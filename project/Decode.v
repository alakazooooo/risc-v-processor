==> flow/design.v <==
module Decode(
	input wire clk,
	input reset,
	input is_input_valid,
	input wire [31:0] instruction,
	output reg is_instruction_valid,
	output reg [6:0] opcode,
	output reg[4:0] rd,
	output reg [4:0] rs1,            
	output reg [4:0] rs2,          
	output reg [31:0] imm,
	output reg [2:0] func3,
	output reg LoadStore,
	output reg ALUSrc,
	output reg RegWrite,
	output reg [3:0] ALUControl,
	output reg BMS
);
	wire [6:0] opcode_next;
	reg [4:0] rd_next;
	reg [4:0] rs1_next;            
	reg [4:0] rs2_next;         
	wire [2:0] func3_next;
	reg [31:0] imm_next;
	reg BMS_next;
	wire [11:0] imm_i = instruction[31:20];  
	wire [19:0] imm_u = instruction[31:12];  
 	wire [11:0] imm_s = {instruction[31:25], instruction[11:7]};  
	reg LoadStore_next;
	reg ALUSrc_next;
	reg RegWrite_next;
	reg [3:0] ALUControl_next;
	wire [4:0] rd_temp;
	wire [4:0] rs1_temp;            
	wire [4:0] rs2_temp;  
	assign opcode_next = instruction[6:0];
	assign rd_temp = instruction[11:7];
	assign rs1_temp = instruction[19:15];
	assign rs2_temp = instruction[24:20];
	assign func3_next = instruction[14:12];
always @(posedge clk or posedge reset) begin
	if (reset) begin
		is_instruction_valid <= 0;
	end
	else begin
		is_instruction_valid <= is_input_valid;
		opcode <= opcode_next;
		rd <= rd_next;
		rs1 <= rs1_next;
		rs2 <= rs2_next;
		func3 <= func3_next;
		imm <= imm_next;
		LoadStore <= LoadStore_next;
		ALUSrc <= ALUSrc_next;
		RegWrite <= RegWrite_next;
		ALUControl <= ALUControl_next;
		BMS <= BMS_next;
	end
end
always @(*) begin
	case (opcode_next)
		7'b0000000: begin  
			rd_next = 0;
			rs1_next = 0;
			rs2_next = 0;
			imm_next = 0;
			LoadStore_next = 0;
			ALUSrc_next = 0;
			RegWrite_next = 0;
			BMS_next = 0;
			ALUControl_next = 4'b0000;  
		end
		7'b0110011: begin  
			rd_next = rd_temp;
			rs1_next = rs1_temp;
			rs2_next = rs2_temp;
			imm_next = 0;
			LoadStore_next = 0;
			ALUSrc_next = 0;
			RegWrite_next = 1;
			BMS_next = 0;
			if(func3_next == 3'b000) 
				ALUControl_next = 4'b0010;  
			else
				ALUControl_next = 4'b0011;  
		end
		7'b0010011: begin  
			rd_next = rd_temp;
			rs1_next = rs1_temp;
			rs2_next = 0;
			if(func3_next == 3'b101)  
				imm_next = {27'b0, imm_i[4:0]}; 
			else  
				imm_next = {{20{imm_i[11]}}, imm_i};
			LoadStore_next = 0;
			ALUSrc_next = 1;
			RegWrite_next = 1;
			BMS_next = 0;
			if(func3_next == 3'b000) begin
				ALUControl_next = 4'b0010;  
			end else if(func3_next == 3'b110) begin
				ALUControl_next = 4'b0001;  
			end else begin
				ALUControl_next = 4'b1011;  
			end
		end
		7'b0000011: begin  
			rd_next = rd_temp;
			rs1_next = rs1_temp;
			rs2_next = 0;
			imm_next = {{20{imm_i[11]}}, imm_i};
			LoadStore_next = 1;
			ALUSrc_next = 1;
			RegWrite_next = 1;
			if(func3_next == 0) begin
				BMS_next = 1;
			end else begin
				BMS_next = 0;
			end
			ALUControl_next = 4'b0010;  
		end
		7'b0100011: begin  
			rd_next = 0;
			rs1_next = rs1_temp;
			rs2_next = rs2_temp;
			imm_next = {{20{imm_s[11]}}, imm_s};
			LoadStore_next = 1;
			ALUSrc_next = 1;
			RegWrite_next = 0;
			if(func3_next == 0) begin
				BMS_next = 1;
			end else begin
				BMS_next = 0;
			end
			ALUControl_next = 4'b0010;  
		end
		7'b0110111: begin  
			rd_next = rd_temp;
			rs1_next = 0;
			rs2_next = 0;
			imm_next = {imm_u, 12'b0};
			LoadStore_next = 0;
			ALUSrc_next = 1;
			RegWrite_next = 1;
			BMS_next = 0;
			ALUControl_next = 4'b1111;  
		end
		default: begin
			rd_next = 0;
			rs1_next = 0;
			rs2_next = 0;
			imm_next = 0;
			LoadStore_next = 0;
			ALUSrc_next = 0;
			RegWrite_next = 0;
			BMS_next = 0;
			ALUControl_next = 4'b0000;  
		end
	endcase
end
endmodule
Tool chain data of Decode --
Tool output for the design above, in the order of the flow. Line numbers count from 1 in the design file above. Operators carry their Yosys type and port widths (W data, S select, Z words). A cell with n/a has no value.
Set-up: design top Decode, clock clk, standard-cell library sky130hd, library corner tt_025C_1v80

Elaborated design --
Source: Yosys, flattened and elaborated, memories not mapped. Widths are those after wreduce; folded enables and synchronous resets count as part of the registers. Registers that Yosys merges into a memory's read port (data or address) are not register bits. Print and check cells do not count. Equal cells are merged and count once.
Bit counts: flip-flop bits (word level) 66, input port bits 35, output and inout bits 66, cells after elaboration 35
Cells by class: equal/unequal tests 7, muxes and demuxes 10, reduce/logical cells 6
Operators with widths (number):
- $pmux W32 S4 | 1
- $mux W32 | 1
- $eq A7 B6 Y1 const B | 3
- $pmux W4 S4 | 1
- $reduce_or A4 Y1 | 3
- $mux W4 | 2
- $eq A7 B2 Y1 const B | 1
- $eq A7 B5 Y1 const B | 1
- $eq A3 B3 Y1 const B | 2
- $mux W1 | 5
- $reduce_or A2 Y1 | 2
- $logic_not A3 Y1 | 1

Depth --
Depth = most cells in a row (Yosys ltp): at word level without a register or memory, in the mapped netlist without a sequential cell, where the memories' decode and read muxes count.
Logic depth: word-level depth 4, ABC_AREA 1, depth in mapped cells 7, depth with buffers taken out 7

After synthesis --
Yosys stat after the flow's synthesis: flattened, memories mapped to cells. It holds for the ABC_AREA given above (unset counts as 0); a run with the other value may have another netlist. Totals and module areas in this step are rounded.
Mapped netlist: mapped cells 223, chip area (Yosys) 0.00282 sq mm, area of sequential cells 0.00198 sq mm, mapped flip-flops 66, buffers 10
Cells by type:
- sky130_fd_sc_hd__edfxtp_1 | number 65, area in all 1.95E+03 sq um
- sky130_fd_sc_hd__nand4_1 | number 21, area in all 131.376 sq um
- sky130_fd_sc_hd__nand3_1 | number 24, area in all 120.115 sq um
- sky130_fd_sc_hd__nor2_1 | number 25, area in all 93.84 sq um
- sky130_fd_sc_hd__inv_1 | number 23, area in all 86.333 sq um
- sky130_fd_sc_hd__nand2_1 | number 23, area in all 86.333 sq um
- sky130_fd_sc_hd__buf_6 | number 4, area in all 45.043 sq um
- sky130_fd_sc_hd__buf_4 | number 4, area in all 30.029 sq um
- sky130_fd_sc_hd__o21ai_0 | number 6, area in all 30.029 sq um
- sky130_fd_sc_hd__dfrtp_1 | number 1, area in all 25.024 sq um
- sky130_fd_sc_hd__nand2_2 | number 4, area in all 25.024 sq um
- sky130_fd_sc_hd__nand2_4 | number 2, area in all 22.522 sq um
- sky130_fd_sc_hd__nor2_4 | number 2, area in all 22.522 sq um
- sky130_fd_sc_hd__nand3_2 | number 2, area in all 20.019 sq um
- sky130_fd_sc_hd__nor2_8 | number 1, area in all 20.019 sq um
- sky130_fd_sc_hd__nor2_2 | number 3, area in all 18.768 sq um
- sky130_fd_sc_hd__nand3_4 | number 1, area in all 17.517 sq um
- sky130_fd_sc_hd__nand3b_1 | number 2, area in all 15.014 sq um
Other cell types: 7; their cells: 10.

Path before layout --
Path of least setup slack by OpenSTA after synthesis, without wires, with an ideal clock, recovery checks aside; 20% of the period is set as input and as output delay. Where synthesis merged equal registers, the netlist keeps one of their names.
Path after synthesis: kind input to register, start point in reset, end point reg ALUControl[0], clock period 2.08 ns, input delay 0.416 ns, library setup time 0.420 ns, time at the first pin 0.416 ns, arrival 1.698 ns, data required time 1.660 ns, path slack -0.038 ns, path delay 1.702 ns, driving pins on the path 1, buffers on the path 0, period reached after synthesis 2.118 ns
"path delay" is the arrival time less input delay plus setup time. "driving pins on the path" counts driving pins, that of a launching flip-flop among them; a cell with two outputs on the path counts twice. "period reached after synthesis" = period - worst setup slack (recovery checks aside). The figure is calculated, with input and output delays left at 20% of the set period.
On the way, after synthesis: path through sky130_fd_sc_hd__inv_1, length of the longest elaborated chain 0, elaborated cells between the ends (all ways) 0, source lines of those cells 0
RTL lines, path after synthesis:
- from (decl) | RTL line 3 | input reset,
- to (assign) | RTL line 56 | ALUControl <= ALUControl_next;
- to (decl) | RTL line 16 | output reg [3:0] ALUControl,

Timing after layout --
Path of least setup slack in the final report of stored run 2 (OpenROAD, finished layout, wires in). Where an end is a register, its clock arrival counts in the times.
Path after layout: kind input to register, start point in instruction[5], end point reg imm[16], clock period 2.07 ns, input delay 0.41 ns, library setup time 0.16 ns, time at the first pin 0.41 ns, arrival 1.92 ns, data required time 2.25 ns, path slack 0.33 ns, driving pins on the path 5, buffers on the path 1
The rows between start and end are the longest chain of elaborated cells between them; the timing report does not say that the signal goes this way. Where chains are equally long, one stands for them. Each line given opens the expression or statement behind the cell; cells for indexed reads and writes are added by Yosys, which also makes memories of some case tables.
On the way, after layout: path through sky130_fd_sc_hd__clkdlybuf4s50_1 -> sky130_fd_sc_hd__inv_1 -> sky130_fd_sc_hd__nor2_2 -> sky130_fd_sc_hd__nand3_4 -> sky130_fd_sc_hd__nand4_1, length of the longest elaborated chain 2, elaborated cells between the ends (all ways) 5, source lines of those cells 1, those cells by class eq/ne: 4; mux: 1
RTL lines, path after layout:
- from (decl) | RTL line 5 | input wire [31:0] instruction,
- $eq A7 B6 Y1 | RTL line 61 | case (opcode_next)
- $pmux W32 S4 | RTL line 61
- to (assign) | RTL line 52 | imm <= imm_next;
- to (decl) | RTL line 11 | output reg [31:0] imm,

Add stored flow runs of Decode

2 stored runs of Decode in the flow (synthesis by Yosys, layout by OpenROAD, sky130hd cells), in arbitrary order. Constraints: input delay and output delay 20% of the set period each, output load 0.01 pF.
"time of the worst setup path": the worst setup path's part of the clock period (all of it between registers, 20% less for each end at a port) less its slack. A launch clock that arrives late makes it longer, a capture clock that arrives late makes it shorter.
"total power after layout" is the tool's figure for a default switching activity; nothing was simulated.
Values from the reports are rounded here.

[stored run 1] flow files
==> flow/run.sh <==
#!/bin/bash
# the make line also repeats the synthesis and layout settings of config.mk as NAME=value (left out here)
make -C /OpenROAD-flow-scripts/flow DESIGN_CONFIG=/design/flow/config.mk WORK_HOME=/design/flow/orfs CLKGATE_MAP_FILE= finish
==> flow/config.mk <==
export PLATFORM = sky130hd
export DESIGN_NAME = Decode
export DESIGN_NICKNAME = Decode
export VERILOG_FILES = /design/flow/design.v
export SDC_FILE = /design/flow/constraint.sdc
export NUM_CORES = 4
export LEC_CHECK = 0
export ABC_AREA = 0
export CAP_MARGIN = 15
export CELL_PAD_IN_SITES_DETAIL_PLACEMENT = 2
export CORE_MARGIN = 7
export CORE_UTILIZATION = 62
export CTS_CLUSTER_SIZE = 62
export SETUP_SLACK_MARGIN = -0.09
export SLEW_MARGIN = 20
export TNS_END_PERCENT = 40
==> flow/constraint.sdc <==
create_clock -name core_clock -period 2.33 [get_ports {clk}]
set_input_delay 0.4660 -clock core_clock [delete_from_list [all_inputs] [get_ports {clk}]]
set_output_delay 0.4660 -clock core_clock [all_outputs]
set_load 0.01 [all_outputs]

[stored run 1] result: unfinished; tool error in placement

[stored run 2] flow files
==> flow/run.sh <==
#!/bin/bash
# the make line also repeats the synthesis and layout settings of config.mk as NAME=value (left out here)
make -C /OpenROAD-flow-scripts/flow DESIGN_CONFIG=/design/flow/config.mk WORK_HOME=/design/flow/orfs CLKGATE_MAP_FILE= finish
==> flow/config.mk <==
export PLATFORM = sky130hd
export DESIGN_NAME = Decode
export DESIGN_NICKNAME = Decode
export VERILOG_FILES = /design/flow/design.v
export SDC_FILE = /design/flow/constraint.sdc
export NUM_CORES = 4
export LEC_CHECK = 0
export ABC_AREA = 1
export CAP_MARGIN = 20
export CELL_PAD_IN_SITES_DETAIL_PLACEMENT = 2
export CORE_ASPECT_RATIO = 0.52
export CORE_MARGIN = 2
export CORE_UTILIZATION = 35
export CTS_CLUSTER_DIAMETER = 248
export CTS_CLUSTER_SIZE = 64
export MIN_ROUTING_LAYER = met2
export PLACE_DENSITY_LB_ADDON = 0.22
export SETUP_SLACK_MARGIN = 0.26
export SLEW_MARGIN = 20
==> flow/constraint.sdc <==
create_clock -name core_clock -period 2.07 [get_ports {clk}]
set_input_delay 0.4140 -clock core_clock [delete_from_list [all_inputs] [get_ports {clk}]]
set_output_delay 0.4140 -clock core_clock [all_outputs]
set_load 0.01 [all_outputs]

[stored run 2] result: mapped cell area after synthesis 0.00282 sq mm; setup slack of the worst path 0.329 ns; worst hold slack in the final report 0.467 ns; standard-cell area of the final layout 0.00426 sq mm; die area 0.00882 sq mm; time of the worst setup path 1.33 ns; worst setup path type input to register; setup total negative slack 0.000 ns; total power after layout 3450 uW
